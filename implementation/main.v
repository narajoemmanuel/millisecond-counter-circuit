==> flow/design.v <==
`timescale 1ns / 1ps
module Bloque_convertidor(
   input A,B,C,D,
   output F3,F2,F1,F0
    );
    assign F3=(B&&C)||(A)||(B&&D);
    assign F2=(A&&D)||(B&&~C&&~D);
    assign F1=(~B&&C)||(C&&D)||(A&&~D);
    assign F0=(A&&~D)||(~A&&~B&&D)||(B&&C&&~D);
endmodule
`timescale 1ns / 1ps
module D_FF(
    input CLK,RST,EN,D,
    output reg out
    );
       always @(posedge CLK,posedge RST)
      if (RST) begin
         out <= 1'b0;
      end else if (EN) begin
         out <= D;
      end			
endmodule
`timescale 1ns / 1ps
module comp99(
    input CLK,RST,
    input [6:0] IN,
    output reg OUT
    );
   always @(posedge CLK,posedge RST)
      if (RST)
         OUT <=0;
      else if (IN == 100)
         OUT <= 1'b1;
      else
         OUT <= 1'b0;
endmodule
`timescale 1ns / 1ps
module comparador(
    input CLK,RST,
    input [16:0] IN,
    output reg OUT
    );
   always @(posedge CLK,posedge RST)
      if (RST)
         OUT <=0;
      else if (IN == 99998)
         OUT <= 1'b1;
      else
         OUT <= 1'b0;
endmodule
`timescale 1ns / 1ps
module contMilli(
    input CLK,RST,EN,
    output [16:0] out
    );
    parameter COUNTER_WIDTH = 17;
   reg [COUNTER_WIDTH-1:0] count = {COUNTER_WIDTH{1'b0}};
   always @(posedge CLK,posedge RST)
      if (RST)
         count <= {COUNTER_WIDTH{1'b0}};
      else if (EN)
         count <= count + 1'b1;
   assign out=count;
endmodule
`timescale 1ns / 1ps
module contadorFinal(
    input CLK,RST,EN,
    output [6:0] out
    );
   parameter COUNTER_WIDTH = 7;
   reg [COUNTER_WIDTH-1:0] count = {COUNTER_WIDTH{1'b0}};
   always @(posedge CLK,posedge RST)
      if (RST)
         count <= {COUNTER_WIDTH{1'b0}};
      else if (EN)
         count <= count + 1'b1;
   assign out=count;
endmodule
`timescale 1ns / 1ps
module convertidor(
   input [6:0] S,
   input carry,
   output [9:0] Y
    );
    wire [3:0] O1,O2,O3,O4,O5,O6,O7;
    Bloque_convertidor bl1(0,carry,S[6],S[5],O1[3],O1[2],O1[1],O1[0]);
    Bloque_convertidor bl2(O1[2],O1[1],O1[0],S[4],O2[3],O2[2],O2[1],O2[0]);
    Bloque_convertidor bl3(O2[2],O2[1],O2[0],S[3],O3[3],O3[2],O3[1],O3[0]);
    Bloque_convertidor bl4(0,O1[3],O2[3],O3[3],O4[3],O4[2],O4[1],O4[0]);
    Bloque_convertidor bl5(O3[2],O3[1],O3[0],S[2],O5[3],O5[2],O5[1],O5[0]);
    Bloque_convertidor bl6(O4[2],O4[1],O4[0],O5[3],O6[3],O6[2],O6[1],O6[0]);
    Bloque_convertidor bl7(O5[2],O5[1],O5[0],S[1],O7[3],O7[2],O7[1],O7[0]);
    assign Y={O4[3],O6[3],O6[2],O6[1],O6[0],O7[3],O7[2],O7[1],O7[0],S[0]};
endmodule
`timescale 1ns / 1ps
module main(
    input CLK,Start,RST,
    output [7:0] Count 
    );
    wire [6:0] out_cont99;
    wire out_comp99;
    wire [16:0] out_contM;
    wire out_compM;
    wire Q;
    wire [9:0] BCD;
    D_FF starer_FF(CLK,(out_compM & out_comp99)|RST,Start,1,Q);
    contMilli contM(CLK,(RST|out_compM),Q,out_contM );
    comparador comp(CLK,RST,out_contM,out_compM);
    contadorFinal contF(CLK,(RST|(out_comp99 & out_compM)),out_compM ,out_cont99);
    comp99 compF(CLK,RST,out_cont99 ,out_comp99);
    convertidor conv(out_cont99,0,BCD);
    assign Count=BCD[7:0];
endmodule
---- Reports on main ----
Tool output for the design above, in the order of the flow.
Line numbers count from 1 in the design file above.
Operators carry their Yosys type and port widths (W data, S select, Z words).
The mark - stands for no value.
set-up
  top ..................................... main
  clock input ............................. CLK
  cell library ............................ sky130hd
  library corner .......................... tt_025C_1v80

---- After elaboration ----
Source: Yosys, flattened and elaborated, memories not mapped. Widths are those after wreduce; folded enables and synchronous resets count as part of the registers. Registers that Yosys merges into a memory's read port (data or address) are not register bits. Print and check cells do not count. Equal cells are merged and count once.
word-level totals
  input port bits ......................... 3
  elaborated cells ........................ 110
  bits in registers ....................... 27
  output and inout bits ................... 8
cells by class
  equality and inequality tests ........... 2
  bitwise operators ....................... 21
  reduce/logical cells .................... 78
  mux-type cells .......................... 2
  $add $sub $neg .......................... 2
operators by type and width
  operator                 number
  $logic_and A1 B1 Y1      50
  $logic_or A1 B1 Y1       28
  $not A1 Y1               18
  $add A17 B1 Y17 const B  1
  $eq A17 B17 Y1 const B   1
  $add A7 B1 Y7 const B    1
  $eq A7 B7 Y1 const B     1
  $or A1 B1 Y1             2
  $mux W1                  2
  $and A1 B1 Y1            1

---- Logic depth ----
Depth = most cells in a row (Yosys ltp): at word level without a register or memory, in the mapped netlist without a sequential cell, where the memories' decode and read muxes count.
depth
  word-level depth ........................ 19
  ABC_AREA ................................ 0
  gate-level depth with buffers ........... 7

---- After synthesis ----
Source: synth_stat.txt of the flow (Yosys; design flattened, memories mapped). It holds for the ABC_AREA given above (unset counts as 0); a run with the other value may have another netlist.
synthesis totals
  area of sequential cells ................ 675.6 µm²
  cell area after synthesis ............... 1742.9 µm²
  buffer cells ............................ 19
  standard cells after synthesis .......... 188
  flip-flops .............................. 27
cell types
  cell type                  number
  sky130_fd_sc_hd__dfrtp_1   27
  sky130_fd_sc_hd__xnor2_1   15
  sky130_fd_sc_hd__xor2_1    11
  sky130_fd_sc_hd__buf_4     9
  sky130_fd_sc_hd__nor2_1    16
  sky130_fd_sc_hd__a21oi_1   10
  sky130_fd_sc_hd__ha_1      4
  sky130_fd_sc_hd__nand3_1   9
  sky130_fd_sc_hd__nand4_1   7
  sky130_fd_sc_hd__and3_1    5
  sky130_fd_sc_hd__buf_2     6
  sky130_fd_sc_hd__nand2_1   8
  sky130_fd_sc_hd__nor3_1    6
  sky130_fd_sc_hd__and4_1    3
  sky130_fd_sc_hd__o221ai_1  3
  sky130_fd_sc_hd__nand2b_1  4
  sky130_fd_sc_hd__inv_1     6
  sky130_fd_sc_hd__nor3b_1   3
Other cell types: 27; their cells: 36.
By module: a second synthesis without flattening, with its own total; a netlist apart from the flattened one above.
second synthesis, totals
  cell total of the unflattened synthesis .. 188
  area (unflattened synthesis) ............ 1692.9 µm²
Rows give one instance, submodules left out.
by module
  module              times used  area (µm²)  cells
  contMilli           1           742.0       64
  Bloque_convertidor  7           62.6        11
  contadorFinal       1           286.5       23
  comparador          1           92.6        9
  comp99              1           48.8        5
  D_FF                1           43.8        3
  main                1           22.5        4
  convertidor         1           18.8        3

---- Path before layout ----
OpenSTA on the mapped netlist: ideal clock, no wires. The path of least setup slack (recovery checks aside). Input and output delay are each 20% of the period. Register names are those of the netlist, which keeps one name where synthesis merged equal registers.
timing path after synthesis
  path kind ............................... reg-to-output
  start point ............................. register contF.count[3]
  end point ............................... output Count[2]
  period .................................. 2.04 ns
  delay of the path ....................... 1.534 ns
  buffers on the path ..................... 3
  path slack .............................. 0.098 ns
  data required time ...................... 1.632 ns
  time at the first pin ................... 0.000 ns
  output delay ............................ 0.408 ns
  driving pins on the path ................ 8
  arrival time ............................ 1.534 ns
  synthesis period reached ................ 1.942 ns
"delay of the path" = arrival - input delay + setup time.
A path that ends at an output port has no setup time.
"driving pins on the path" counts driving pins, that of a launching flip-flop among them; a cell with two outputs on the path counts twice.
"synthesis period reached" = period - worst setup slack (recovery checks aside). The figure is calculated, with input and output delays left at 20% of the set period.
The rows between start and end are the longest chain of elaborated cells between them; the timing report does not say that the signal goes this way. Where chains are equally long, one stands for them.
A line is the first line of the expression or statement that the cell stems from. Yosys adds cells for indexed reads and writes and turns some case tables into memories.
between the ends, after synthesis
  cells stage by stage .................... sky130_fd_sc_hd__dfrtp_1 > sky130_fd_sc_hd__buf_6 > sky130_fd_sc_hd__nand2b_4 > sky130_fd_sc_hd__buf_8 > sky130_fd_sc_hd__xnor2_1 > sky130_fd_sc_hd__a221o_1 > sky130_fd_sc_hd__a211o_1 > sky130_fd_sc_hd__buf_4
  cells in the longest elaborated chain ... 11
  elaborated cells between the ends (all ways) .. 36
  classes of those cells .................. logic (5); reduce/logical (31)
RTL lines, path after synthesis
  item                   line  source
  from (decl)            71    reg [COUNTER_WIDTH-1:0] count = {COUNTER_WIDTH{1'b0}};
  from (assign)          74    count <= {COUNTER_WIDTH{1'b0}};
  from (assign)          76    count <= count + 1'b1;
  $logic_and A1 B1 Y1    8     assign F1=(~B&&C)||(C&&D)||(A&&~D);
  $logic_or A1 B1 Y1 x2  8
  $not A1 Y1             8
  $logic_and A1 B1 Y1    8
  $logic_or A1 B1 Y1 x2  8
  $not A1 Y1             8
  $logic_and A1 B1 Y1    8
  $logic_or A1 B1 Y1 x2  8
  to (decl)              98    output [7:0] Count
Some nets on the timed path still bear RTL names; the line given drives or declares the net.
nets with RTL names, path after synthesis
  net          line
  conv.bl7.F1  8

---- Timing after layout ----
From the final timing report of run 1: the path of least setup slack in the routed layout; clock arrival at registers is part of the times.
timing path after layout
  path kind ............................... reg-to-output
  start point ............................. register contF.count[4]
  end point ............................... output Count[2]
  output delay ............................ 0.27 ns
  path slack .............................. -0.74 ns
  time at the first pin ................... 0.27 ns
  driving pins on the path ................ 6
  data required time ...................... 1.06 ns
  buffers on the path ..................... 2
  period .................................. 1.33 ns
  arrival time ............................ 1.80 ns
The rows between start and end are the longest chain of elaborated cells between them; the timing report does not say that the signal goes this way. Where chains are equally long, one stands for them.
between the ends, after layout
  cells stage by stage .................... sky130_fd_sc_hd__dfrtp_2 > sky130_fd_sc_hd__buf_6 > sky130_fd_sc_hd__xnor2_2 > sky130_fd_sc_hd__a221o_1 > sky130_fd_sc_hd__a211o_1 > sky130_fd_sc_hd__buf_2
  cells in the longest elaborated chain ... 15
  elaborated cells between the ends (all ways) .. 49
  classes of those cells .................. logic (8); reduce/logical (41)
RTL lines, path after layout
  item                    line  source
  from (decl)             71    reg [COUNTER_WIDTH-1:0] count = {COUNTER_WIDTH{1'b0}};
  from (assign)           74    count <= {COUNTER_WIDTH{1'b0}};
  from (assign)           76    count <= count + 1'b1;
  $not A1 Y1              9     assign F0=(A&&~D)||(~A&&~B&&D)||(B&&C&&~D);
  $logic_and A1 B1 Y1     9
  $logic_or A1 B1 Y1      9
  $not A1 Y1              7     assign F2=(A&&D)||(B&&~C&&~D);
  $logic_and A1 B1 Y1 x2  7
  $logic_or A1 B1 Y1      7
  $not A1 Y1              9
  $logic_and A1 B1 Y1 x2  9
  $logic_or A1 B1 Y1 x2   9
  $logic_and A1 B1 Y1     8     assign F1=(~B&&C)||(C&&D)||(A&&~D);
  $logic_or A1 B1 Y1 x2   8
  to (decl)               98    output [7:0] Count

Stored flow runs of main (2 of them; Yosys, OpenROAD, sky130hd). They differ in their settings and are not a sequence. Constraints: input delay and output delay 20% of the set period each, output load 0.01 pF.
"critical setup path time" = time allowed to the worst setup path (clock period - input delay - output delay, where it has them) - its slack; a late launch clock adds to it, a late capture clock takes from it.
"overall power" rests on the timing tool's default activity at the inputs, not on a simulated workload.

---- run 1 ----
settings
  period_ns = 1.33
  CAP_MARGIN = 20
  CORE_MARGIN = 2
  CORE_UTILIZATION = 40
  SLEW_MARGIN = 20
results
  Yosys chip area after synthesis ......... 1742.9 µm²
  area of the die ......................... 4901.4 µm²
  utilization after layout ................ 59.7 %
  worst setup slack after layout .......... -0.739 ns
  total negative slack .................... -3.961 ns
  overall power ........................... 2.015 mW
  critical setup path time ................ 1.80 ns
  worst path kind ......................... reg-to-output

---- run 2 ----
settings
  period_ns = 1.72
  CORE_UTILIZATION = 72
  CORE_MARGIN = 10
  GPL_ROUTABILITY_DRIVEN = 1
  CTS_CLUSTER_SIZE = 26
  CAP_MARGIN = 10
  MIN_ROUTING_LAYER = met2
  SLEW_MARGIN = 20
results
  stopped before the end: clock tree synthesis reported DPL-0033
